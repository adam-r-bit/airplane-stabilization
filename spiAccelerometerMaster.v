==> flow/design.v <==
module spiAccelerometerMaster(
	input wire clk,		 
	input wire sdo,
	input wire start,
	input wire [5:0] address,			 
	input wire read_write,				 
	input wire multi_byte,				 
	input wire [7:0] data,
	output wire sdi,
	output wire CS,
	output wire sclk,
	output reg[7:0] data_out,
	output wire done,
  	output wire [2:0] byte_cnt_out
);
	parameter clk_cycles = 50; 			 
  	localparam IDLE = 0, START = 1, WRITE_ADDR = 2, READ = 3, DONE = 4, WAIT = 5, WRITE_DATA = 6;
	reg r_sdi, r_done, r_start_prev;		 
  	reg r_sclk = 1;
	reg r_CS = 1;
	reg [15:0] clk_cnt = 0;
  	reg [2:0] bit_cnt = 7;
	reg [2:0] state = IDLE;
	reg [2:0] next_state = IDLE;
	reg [2:0] byte_cnt = 0;
  	wire start_rising;
  	assign start_rising = start & ~r_start_prev;
	assign sclk = r_sclk;
	assign sdi = r_sdi;
	assign done = r_done;
	assign CS = r_CS;
	assign byte_cnt_out = byte_cnt;
	always@(posedge clk) begin
      if(start_rising)
			state <= START;
		if(clk_cnt == clk_cycles) begin
          if(~sclk) begin					 
				clk_cnt <= 0;
				case(state)
					IDLE: begin
						r_CS <= 1;
						r_done <= 0;
					end
					WAIT: begin
						state <= next_state;
					end
					START: begin
						r_CS <= 0;
						bit_cnt <= 7;
						state <= WRITE_ADDR;
					end
					READ: begin
						data_out[bit_cnt] <= sdo;
						if(bit_cnt == 0) begin
							r_done <= 1;
							if(multi_byte == 0) begin		 
								state <= WAIT;
								next_state <= DONE;
							end else begin						 
								byte_cnt <= byte_cnt + 1;
								if(byte_cnt == 6) begin		 
									byte_cnt <= 0;
									state <= WAIT;
									next_state <= DONE;
								end
							end
						end else begin
							r_done <= 0;
						end
						bit_cnt <= bit_cnt - 1;
					end
					DONE: begin
						r_CS <= 1;
						r_done <= 1;
						state <= IDLE;
					end
				endcase
				r_sclk <= ~r_sclk;
			end else begin 					 
				clk_cnt <= 0;
				case(state)
					WRITE_ADDR: begin
						if (bit_cnt == 0) begin
							 r_sdi <= address[0];
							 if(read_write)
								next_state <= READ;
							 else
								next_state <= WRITE_DATA;
							 state <= WAIT;       
							 bit_cnt <= bit_cnt - 1;
						end else begin
							 if (bit_cnt <= 5)
								  r_sdi <= address[bit_cnt];
							 else if (bit_cnt == 6)
								  r_sdi <= multi_byte;
							 else if (bit_cnt == 7)
								  r_sdi <= read_write;
							 bit_cnt <= bit_cnt - 1;
						end
					end
					WRITE_DATA: begin
						if (bit_cnt == 0) begin
							 r_sdi <= data[0];
							 next_state <= DONE;
							 state <= WAIT;       
							 bit_cnt <= bit_cnt - 1;
						end else begin
							 r_sdi <= data[bit_cnt];
							 bit_cnt <= bit_cnt - 1;
						end
					end
					WAIT: begin
						state <= next_state;
					end
				endcase
				r_sclk <= ~r_sclk;
			end
		end else begin
			clk_cnt <= clk_cnt + 1;
		end
	end
  always@(posedge clk) begin
    r_start_prev = start;
  end
endmodule
Step by step through the tools: spiAccelerometerMaster
What the tools print for spiAccelerometerMaster, step after step.
Line numbers count from 1 in the design file above.
Library cell names are shortened.
Not given: n/a
- top module: spiAccelerometerMaster
- clock port: clk
- library: sky130hd
- library corner: tt_025C_1v80

Word level
Counts by Yosys on the flattened word-level netlist (proc, flatten, opt, wreduce; memories kept). Register bits leave out memories and registers merged into their read ports (data or address). Print and check cells are left out.
- reductions and logical operators: 17
- $lt $le $gt $ge: 1
- add/sub/neg operators: 4
- multiplexer cells at 30
- noted shift operators: 4
- noted bitwise operators: 6
- equality and inequality tests: 16
- operator list (operator ; count):
    3-bit 2-to-1 mux ; 17
    3-bit equality test (second input constant) ; 6
    3-bit case mux with 2-bit select ; 3
    16-bit by 1-bit adder with 16-bit output (second input constant) ; 1
    16-bit by 6-bit equality test with 1-bit output (second input constant) ; 1
    3-bit AND reduction ; 4
    3-bit case mux with 4-bit select ; 1
    1-bit by 4-bit variable shift with 8-bit output ; 1
    1-bit by 4-bit variable shift with 8-bit output (first input constant) ; 1
    2-bit nonzero test ; 4
    8-bit by 3-bit variable part select with 1-bit output ; 1
    8-bit bitwise AND ; 1
    8-bit bitwise OR ; 1
    8-bit inverter ; 1
    7-bit AND reduction ; 1
    2-bit inequality test (second input constant) ; 3
    3-bit by 1-bit inequality test with 1-bit output (second input constant) ; 2
    3-bit by 2-bit equality test with 1-bit output (second input constant) ; 2
    3-bit logical NOT ; 2
    3-bit nonzero test ; 2
    6-bit by 3-bit variable part select with 1-bit output ; 1
    1-bit 2-to-1 mux ; 6
    5-bit inequality test (second input constant) ; 1
    5-bit AND reduction ; 1
    2-bit OR reduction ; 2
    3-bit negator with 4-bit output ; 1
    4-bit AND reduction ; 1
    1-bit case mux with 2-bit select ; 2
Not listed: further kinds 7, cells in them 8.
- input port bits at 19
- noted output and inout port bits: 15
- elaborated cells: 89
- noted register bits: 41

Longest topological paths
Longest topological path by Yosys (ltp), each cell counted once; first at word level (registers and memories cut), then after technology mapping (sequential cells cut; the memories' decode and read muxes count).
- depth in word-level cells at 9
- noted ABC_AREA: 0
- gate-level depth with buffers at 9
- noted gate-level depth less buffers: 8

Netlist
Source: synth_stat.txt of the flow (Yosys; design flattened, memories mapped). It holds for the ABC_AREA given above (unset counts as 0); a run with the other value may have another netlist.
The area totals of this step are shown rounded.
- noted standard cells after synthesis: 224
- buffer cells at 7
- mapped area: 2300 µm²
- mapped flip-flops at 41
- cells by type (cell ; count):
    edfxtp_1 ; 21
    dfxtp_1 ; 20
    ha_1 ; 11
    xnor2_1 ; 13
    nand2_1 ; 23
    nor2_1 ; 21
    nand3_1 ; 12
    a21oi_1 ; 11
    mux2i_1 ; 5
    mux2_2 ; 4
    mux4_2 ; 2
    inv_1 ; 11
    o21ai_0 ; 7
    nor3_1 ; 5
    nor4_2 ; 2
    nor4bb_4 ; 1
    a21o_1 ; 3
    nand4_4 ; 1
Not listed: further types 35, cells in them 51.

Path before layout
Path of least setup slack by OpenSTA after synthesis, without wires, with an ideal clock, recovery checks aside; 20% of the period is set as input and as output delay. Where synthesis merged equal registers, the netlist keeps one of their names.
- path kind: register to register
- start: register bit_cnt[0]
- end: register data_out[4]
- path delay: 2.485 ns
- data arrival time: 2.223 ns
- noted clock period: 3.46 ns
- time at the first pin: 0.000 ns
- stages at 8
- slack: 0.974 ns
- noted setup time: 0.262 ns
- period reached after synthesis: 2.486 ns
"path delay" is the arrival time less input delay plus setup time.
"stages" counts driving pins, that of a launching flip-flop among them; a cell with two outputs on the path counts twice.
"period reached after synthesis" = period - worst setup slack (recovery checks aside). The figure is calculated, with input and output delays left at 20% of the set period.
Between the ends stands the longest chain of elaborated cells between them, by number of cells; it is not shown to be the way that was timed. Of several equally long chains one is given.
A line is the first line of the expression or statement that the cell stems from. Yosys adds cells for indexed reads and writes and turns some case tables into memories.
A register here has more assigning lines than the two given.
- cells stage by stage: edfxtp_1 clkbuf_1 inv_1 ha_1 ha_1 inv_2 or4_1 mux2_1
- cells in the longest elaborated chain: 5
- elaborated cells on any way between the ends: 6
- RTL lines, path after synthesis (item ; line ; text):
    start, declared ; 22 ; reg [2:0] bit_cnt = 7;
    start, assigned ; 70 ; bit_cnt <= bit_cnt - 1;
    start, assigned ; 90 ; bit_cnt <= bit_cnt - 1;
    3-bit negator with 4-bit output ; 53 ; data_out[bit_cnt] <= sdo;
    1-bit by 4-bit variable shift with 8-bit output ; 53 ;
    8-bit inverter ; 53 ;
    8-bit bitwise AND ; 53 ;
    8-bit bitwise OR ; 53 ;
    end, assigned ; 53 ;
    end, declared ; 12 ; output reg[7:0] data_out,

Path in the finished layout
From the final timing report of run A: the path of least setup slack in the routed layout; clock arrival at registers is part of the times.
- path kind: register to register
- start: register bit_cnt[0]
- end: register data_out[4]
- slack: 0.08 ns
- time at the first pin: 0.28 ns
- noted clock period: 2.1 ns
- noted setup time: 0.24 ns
- stages at 7
- data arrival time: 2.07 ns
Between the ends stands the longest chain of elaborated cells between them, by number of cells; it is not shown to be the way that was timed. Of several equally long chains one is given.
A register here has more assigning lines than the two given.
- cells stage by stage: edfxtp_1 inv_6 ha_4 ha_4 inv_4 or4_4 mux2_4
- cells in the longest elaborated chain: 5
- elaborated cells on any way between the ends: 6
- RTL lines, path post-layout (item ; line ; text):
    start, declared ; 22 ; reg [2:0] bit_cnt = 7;
    start, assigned ; 70 ; bit_cnt <= bit_cnt - 1;
    start, assigned ; 90 ; bit_cnt <= bit_cnt - 1;
    3-bit negator with 4-bit output ; 53 ; data_out[bit_cnt] <= sdo;
    1-bit by 4-bit variable shift with 8-bit output ; 53 ;
    8-bit inverter ; 53 ;
    8-bit bitwise AND ; 53 ;
    8-bit bitwise OR ; 53 ;
    end, assigned ; 53 ;
    end, declared ; 12 ; output reg[7:0] data_out,

Subject: flow runs of spiAccelerometerMaster

Hi,

spiAccelerometerMaster through Yosys and OpenROAD on sky130hd: 2 stored runs, unordered, with their settings and measured results. The constraints put input and output delay at 20% of the set period each and load the outputs with 0.01 pF.
"period reached" = clock period - worst setup slack. The figure is calculated, with input and output delays left at 20% of the set period.
"critical path time" means the part of the period allowed to the worst setup path (the constraints hold back 20% at inputs and 20% at outputs) less its slack; where the path has registers, the arrival times of their clocks count too.
"power consumption": no workload was simulated; the value follows from the tool's default switching activity.
Values from the reports are rounded here.

Run A

==> flow/run.sh <==
#!/bin/bash
# the make line also repeats the synthesis and layout settings of config.mk as NAME=value (left out here)
make -C /OpenROAD-flow-scripts/flow DESIGN_CONFIG=/design/flow/config.mk WORK_HOME=/design/flow/orfs CLKGATE_MAP_FILE= finish
==> flow/config.mk <==
export PLATFORM = sky130hd
export DESIGN_NAME = spiAccelerometerMaster
export DESIGN_NICKNAME = spiAccelerometerMaster
export VERILOG_FILES = /design/flow/design.v
export SDC_FILE = /design/flow/constraint.sdc
export NUM_CORES = 4
export LEC_CHECK = 0
export CAP_MARGIN = 20
export CELL_PAD_IN_SITES_DETAIL_PLACEMENT = 0
export CORE_MARGIN = 2
export CORE_UTILIZATION = 53
export PLACE_DENSITY = 0.47
export SLEW_MARGIN = 0
==> flow/constraint.sdc <==
create_clock -name core_clock -period 2.1 [get_ports {clk}]
set_input_delay 0.4200 -clock core_clock [delete_from_list [all_inputs] [get_ports {clk}]]
set_output_delay 0.4200 -clock core_clock [all_outputs]
set_load 0.01 [all_outputs]

Measured in run A:
- synthesis area: 2300 µm²
- die area: 4800 µm²
- standard-cell area after layout at 2800 µm²
- post-route utilization: 0.7
- worst setup slack after layout at 0.077 ns
- sum of negative setup slack at 0.000 ns
- lowest hold slack at 0.47 ns
- noted the power consumption: 2.5 mW
- period reached: 2.023 ns
- noted the critical path time: 2.02 ns
- type of the worst setup path: register to register

Run B

==> flow/run.sh <==
#!/bin/bash
# the make line also repeats the synthesis and layout settings of config.mk as NAME=value (left out here)
make -C /OpenROAD-flow-scripts/flow DESIGN_CONFIG=/design/flow/config.mk WORK_HOME=/design/flow/orfs CLKGATE_MAP_FILE= finish
==> flow/config.mk <==
export PLATFORM = sky130hd
export DESIGN_NAME = spiAccelerometerMaster
export DESIGN_NICKNAME = spiAccelerometerMaster
export VERILOG_FILES = /design/flow/design.v
export SDC_FILE = /design/flow/constraint.sdc
export NUM_CORES = 4
export LEC_CHECK = 0
export CAP_MARGIN = 20
export CORE_MARGIN = 2
export CORE_UTILIZATION = 40
export SLEW_MARGIN = 20
==> flow/constraint.sdc <==
create_clock -name core_clock -period 2.99 [get_ports {clk}]
set_input_delay 0.5980 -clock core_clock [delete_from_list [all_inputs] [get_ports {clk}]]
set_output_delay 0.5980 -clock core_clock [all_outputs]
set_load 0.01 [all_outputs]

Measured in run B:
- synthesis area: 2300 µm²
- die area: 6300 µm²
- standard-cell area after layout at 2800 µm²
- post-route utilization: 0.5
- worst setup slack after layout at 0.73 ns
- sum of negative setup slack at 0.000 ns
- lowest hold slack at 0.47 ns
- noted the power consumption: 1.7 mW
- period reached: 2.257 ns
- noted the critical path time: 2.26 ns
- type of the worst setup path: register to register

Regards
