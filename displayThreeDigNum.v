==> flow/design.v <==
module displayOneDigNum(
	input [3:0] numIn,
	input clk,
	output reg [7:0] sevenSeg
);
	always@(posedge clk) begin
		case(numIn)
			0: begin
				sevenSeg[0] <= 1;
				sevenSeg[1] <= 1;
				sevenSeg[2] <= 1;
				sevenSeg[3] <= 1;
				sevenSeg[4] <= 1;
				sevenSeg[5] <= 1;
				sevenSeg[6] <= 0;
				sevenSeg[7] <= 0;
			end
			1: begin
				sevenSeg[1] <= 1;
				sevenSeg[2] <= 1;
				sevenSeg[3] <= 0;
				sevenSeg[4] <= 0;
				sevenSeg[5] <= 0;
				sevenSeg[6] <= 0;
				sevenSeg[7] <= 0;
				sevenSeg[0] <= 0;
			end
			2: begin
				sevenSeg[0] <= 1;
				sevenSeg[1] <= 1;
				sevenSeg[6] <= 1;
				sevenSeg[4] <= 1;
				sevenSeg[3] <= 1;
				sevenSeg[2] <= 0;
				sevenSeg[5] <= 0;
				sevenSeg[7] <= 0;
			end
			3: begin
				sevenSeg[0] <= 1;
				sevenSeg[1] <= 1;
				sevenSeg[6] <= 1;
				sevenSeg[2] <= 1;
				sevenSeg[3] <= 1;
				sevenSeg[4] <= 0;
				sevenSeg[5] <= 0;
				sevenSeg[7] <= 0;
			end
			4: begin
				sevenSeg[5] <= 1;
				sevenSeg[6] <= 1;
				sevenSeg[1] <= 1;
				sevenSeg[2] <= 1;
				sevenSeg[0] <= 0;
				sevenSeg[3] <= 0;
				sevenSeg[4] <= 0;
				sevenSeg[7] <= 0;
			end
			5: begin
				sevenSeg[0] <= 1;
				sevenSeg[5] <= 1;
				sevenSeg[6] <= 1;
				sevenSeg[2] <= 1;
				sevenSeg[3] <= 1;
				sevenSeg[1] <= 0;
				sevenSeg[4] <= 0;
				sevenSeg[7] <= 0;
			end
			6: begin
				sevenSeg[5] <= 1;
				sevenSeg[4] <= 1;
				sevenSeg[3] <= 1;
				sevenSeg[2] <= 1;
				sevenSeg[6] <= 1;
				sevenSeg[0] <= 0;
				sevenSeg[1] <= 0;
				sevenSeg[7] <= 0;
			end
			7: begin
				sevenSeg[0] <= 1;
				sevenSeg[1] <= 1;
				sevenSeg[2] <= 1;
				sevenSeg[3] <= 0;
				sevenSeg[4] <= 0;
				sevenSeg[5] <= 0;
				sevenSeg[6] <= 0;
				sevenSeg[7] <= 0;
			end
			8: begin
				sevenSeg[0] <= 1;
				sevenSeg[1] <= 1;
				sevenSeg[2] <= 1;
				sevenSeg[3] <= 1;
				sevenSeg[4] <= 1;
				sevenSeg[5] <= 1;
				sevenSeg[6] <= 1;
				sevenSeg[7] <= 0;
			end
			9: begin
				sevenSeg[0] <= 1;
				sevenSeg[5] <= 1;
				sevenSeg[6] <= 1;
				sevenSeg[1] <= 1;
				sevenSeg[2] <= 1;
				sevenSeg[3] <= 0;
				sevenSeg[4] <= 0;
				sevenSeg[7] <= 0;
			end
		endcase
	end
endmodule
module displayThreeDigNum(
	input [7:0] num,
	input clk,
	output [7:0] dig1,
	output [7:0] dig2,
	output [7:0] dig3
);
	reg [3:0] num1 = 0;
	reg [3:0] num2 = 0;
	reg [3:0] num3 = 0;
	reg [7:0] totalNum = 0;
	displayOneDigNum one(
		.numIn(num1),
		.clk(clk),
		.sevenSeg(dig1)
	);
	displayOneDigNum two(
		.numIn(num2),
		.clk(clk),
		.sevenSeg(dig2)
	);
	displayOneDigNum three(
		.numIn(num3),
		.clk(clk),
		.sevenSeg(dig3)
	);
	always@(posedge clk) begin
		if(totalNum > num) begin
			totalNum <= 0;
		end else if(totalNum != num) begin
		totalNum <= totalNum + 1;
			if(num1 != 9) begin
				num1 <= num1 + 1;
			end else begin
				num1 <= 0;
				if(num2 != 9) begin
					num2 <= num2 + 1;
				end else begin
					num2 <= 0;
					num3 <= num3 + 1;
				end
			end
		end
	end
endmodule
### From RTL to reports: displayThreeDigNum

Tool output for the design above, in the order of the flow.
Line numbers count from 1 in the design file above.
Operators carry their Yosys type and port widths (W data, S select, Z words).
Cell names lack the library's common part.
A cell with -- has no value.

| design | value |
|---|---|
| top module | displayThreeDigNum |
| clock input | clk |
| cell library | sky130hd |
| timing corner | tt_025C_1v80 |

### Word level

Source: Yosys, flattened and elaborated, memories not mapped. Widths are those after wreduce. Registers that Yosys merges into a memory's read port (data or address) are not register bits. Print and check cells do not count. Equal cells are merged and count once.

| word-level totals | value |
|---|---|
| register bits | 41 |
| bits of input ports | 9 |
| output and inout bits | 24 |
| elaborated cells | 150 |

| operators by class | value |
|---|---|
| $add $sub $neg | 4 |
| $lt $le $gt $ge | 1 |
| eq/ne operators | 30 |
| mux-type cells | 21 |
| bitwise operators | 3 |
| reduce/logical cells | 66 |

Operator list:

| operator | number |
|---|---|
| $reduce_or A6 Y1 | 9 |
| $eq A4 B3 Y1 const B | 12 |
| $reduce_bool A2 Y1 | 21 |
| $reduce_or A7 Y1 | 6 |
| $pmux W1 S2 | 21 |
| $reduce_or A4 Y1 | 9 |
| $reduce_or A9 Y1 | 3 |
| $eq A4 B2 Y1 const B | 6 |
| $eq A4 B4 Y1 const B | 6 |
| $reduce_or A8 Y1 | 3 |
| $reduce_or A3 Y1 | 6 |
| $add A4 B1 Y4 const B | 3 |
| $eq A4 B1 Y1 const B | 3 |
| $logic_not A4 Y1 | 3 |
| $ne A4 B4 Y1 const B | 2 |
| $add A8 B1 Y8 const B | 1 |
| $gt A8 B8 Y1 | 1 |
| $ne A8 B8 Y1 | 1 |
| $reduce_or A2 Y1 | 3 |
| $reduce_and A4 Y1 | 1 |
| $not A1 Y1 | 3 |
| $reduce_and A3 Y1 | 1 |
| $reduce_and A2 Y1 | 1 |

### Depth

Yosys ltp: most cells in a row. Word level: on the elaborated netlist, between registers, memories and ports. Mapped: between sequential cells and ports; inverters and the memories' decode and read muxes count.

| depth | value |
|---|---|
| depth after elaboration | 3 |
| ABC_AREA | 1 |
| gate-level depth with buffers | 12 |
| depth with buffers taken out | 12 |

### Synthesis result

Source: synth_stat.txt of the flow (Yosys; design flattened, memories mapped). It holds for the ABC_AREA given above (unset counts as 0); a run with the other value may have another netlist.

| synthesis totals | value |
|---|---|
| mapped cells | 319 |
| cell area after synthesis | 2635.0 um^2 |
| sequential area | 1151.1 um^2 |
| flip-flop cells | 41 |
| buffers | 5 |

Cell types:

| type | number | total area (um^2) |
|---|---|---|
| edfxtp_1 | 33 | 990.95 |
| nand2_1 | 92 | 345.331 |
| ha_1 | 21 | 262.752 |
| dfxtp_1 | 8 | 160.154 |
| nand3_1 | 32 | 160.154 |
| inv_1 | 42 | 157.651 |
| nand4_1 | 15 | 93.84 |
| nor2_1 | 20 | 75.072 |
| o21ai_0 | 9 | 45.043 |
| nor2_4 | 3 | 33.782 |
| a21boi_0 | 4 | 30.029 |
| a21oi_1 | 6 | 30.029 |
| xor2_1 | 3 | 26.275 |
| buf_4 | 3 | 22.522 |
| nand3_2 | 2 | 20.019 |
| nor2_2 | 3 | 18.768 |
| a21oi_2 | 2 | 17.517 |
| o21ai_2 | 2 | 17.517 |

Not listed: further types 14, cells in them 19.

### Worst setup path after synthesis

Source: OpenSTA report_checks on the synthesized netlist (no wires, ideal clock, input and output delay 20% of the period each), path of least setup slack; recovery checks are left aside. Register names are those of the netlist, which keeps one name where synthesis merged equal registers.

| path after synthesis | value |
|---|---|
| kind | input port to flip-flop |
| start point | input port num[3] |
| end point | register num3[0] |
| period | 4700 ps |
| input delay | 940 ps |
| library setup time | 329 ps |
| time at the first pin | 940 ps |
| arrival | 2006 ps |
| data required time | 4371 ps |
| setup slack | 2365 ps |
| delay of the path | 1395 ps |
| stages on the path | 8 |
| buffers on the path | 1 |
| period reached after synthesis | 2335 ps |

"delay of the path" = arrival - input delay + setup time.
"stages on the path": output pins that drive a net of the path, with the launching flip-flop's if there is one; two outputs of one cell count as two.
"period reached after synthesis" is the clock period less the worst setup slack; recovery checks do not enter. This is arithmetic on one report: input and output delays are still those of the set period (20% each).
Between the ends stands the longest chain of elaborated cells between them, by number of cells; it is not shown to be the way that was timed. Of several equally long chains one is given.
A line is the first line of the expression or statement that the cell stems from. Yosys adds cells for indexed reads and writes and turns some case tables into memories.

| on the way, after synthesis | value |
|---|---|
| cell sequence | inv_1 -> ha_1 -> nand2_1 -> nor2_4 -> nand2_4 -> buf_6 -> nand4_1 -> nor2_1 |
| cells in the longest elaborated chain | 3 |
| elaborated cells between the ends (all ways) | 4 |
| RTL lines with such cells | 2 |
| classes of those cells | compare (1); eq/ne (1); logic (1); reduce/logical (1) |

RTL lines, path after synthesis:

| element | RTL line | source |
|---|---|---|
| from (decl) | 112 | `input [7:0] num,` |
| $gt A8 B8 Y1 | 138 | `if(totalNum > num) begin` |
| $not A1 Y1 | -- |  |
| $reduce_and A4 Y1 | -- |  |
| to (assign) | 150 | `num3 <= num3 + 1;` |
| to (decl) | 120 | `reg [3:0] num3 = 0;` |

### Worst path after layout

Path of least setup slack in the final report of run A (OpenROAD, finished layout, wires in). Where an end is a register, its clock arrival counts in the times.
The report prints the path's times to 10 ps; the period is as set.

| path after layout | value |
|---|---|
| kind | input port to flip-flop |
| start point | input port num[7] |
| end point | register num3[1] |
| period | 3230 ps |
| input delay | 650 ps |
| library setup time | 320 ps |
| time at the first pin | 650 ps |
| arrival | 2240 ps |
| data required time | 3210 ps |
| setup slack | 970 ps |
| stages on the path | 8 |
| buffers on the path | 1 |

Between the ends stands the longest chain of elaborated cells between them, by number of cells; it is not shown to be the way that was timed. Of several equally long chains one is given.

| on the way, after layout | value |
|---|---|
| cell sequence | clkdlybuf4s50_1 -> inv_1 -> ha_1 -> nand2_1 -> nor2_4 -> nand2_4 -> nand4_1 -> nor2_1 |
| cells in the longest elaborated chain | 3 |
| elaborated cells between the ends (all ways) | 4 |
| RTL lines with such cells | 2 |
| classes of those cells | compare (1); eq/ne (1); logic (1); reduce/logical (1) |

RTL lines, path after layout:

| element | RTL line | source |
|---|---|---|
| from (decl) | 112 | `input [7:0] num,` |
| $gt A8 B8 Y1 | 138 | `if(totalNum > num) begin` |
| $not A1 Y1 | -- |  |
| $reduce_and A4 Y1 | -- |  |
| to (assign) | 150 | `num3 <= num3 + 1;` |
| to (decl) | 120 | `reg [3:0] num3 = 0;` |

Memo
Re: implementation data of displayThreeDigNum

Measured data: module displayThreeDigNum, platform sky130hd, 2 stored runs of the flow under differing settings, order arbitrary. Input and output delays are each 20% of the period that was set; the output load is 0.01 pF.
"clock period reached": clock period set for the run, less the worst setup slack. It is reckoned from that one timing run; input and output delays stay at 20% of the period that was set.
By "worst setup path time" is meant the share of the clock period that the worst setup path is allowed (20% is reserved at inputs, 20% at outputs), minus its slack. Clock arrival times at its registers enter into it.
"total power of the final layout" rests on the timing tool's default activity at the inputs, not on a simulated workload.
"worst setup path time" is known to 10 ps.
Settings: n/a = not set for that run.

| run name | period_ns | CORE_UTILIZATION | SETUP_SLACK_MARGIN | PLACE_DENSITY_LB_ADDON | CORE_MARGIN | TNS_END_PERCENT | ABC_AREA | CTS_CLUSTER_SIZE | CAP_MARGIN | SLEW_MARGIN | std-cell area (final layout) (um^2) | full die area (um^2) | worst hold slack (ps) | total power of the final layout (µW) | cell area after synthesis (um^2) | worst slack on setup checks (ps) | clock period reached (ps) | worst setup path time (ps) | critical path kind |
|---|---|---|---|---|---|---|---|---|---|---|---|---|---|---|---|---|---|---|---|
| run A | 3.23 | 52 | 0.23 | 0.17 | 10 | 65 | 1 | 72 | 20 | 20 | 3064.2 | 8314.7 | 593 | 2299 | 2635.0 | 972 | 2258 | 1610 | input port to flip-flop |
| run B | 3.83 | 40 | n/a | n/a | 2 | n/a | n/a | n/a | 20 | 20 | 3047.9 | 7262.4 | 522 | 1956 | 2638.8 | 1139 | 2691 | 1920 | input port to flip-flop |
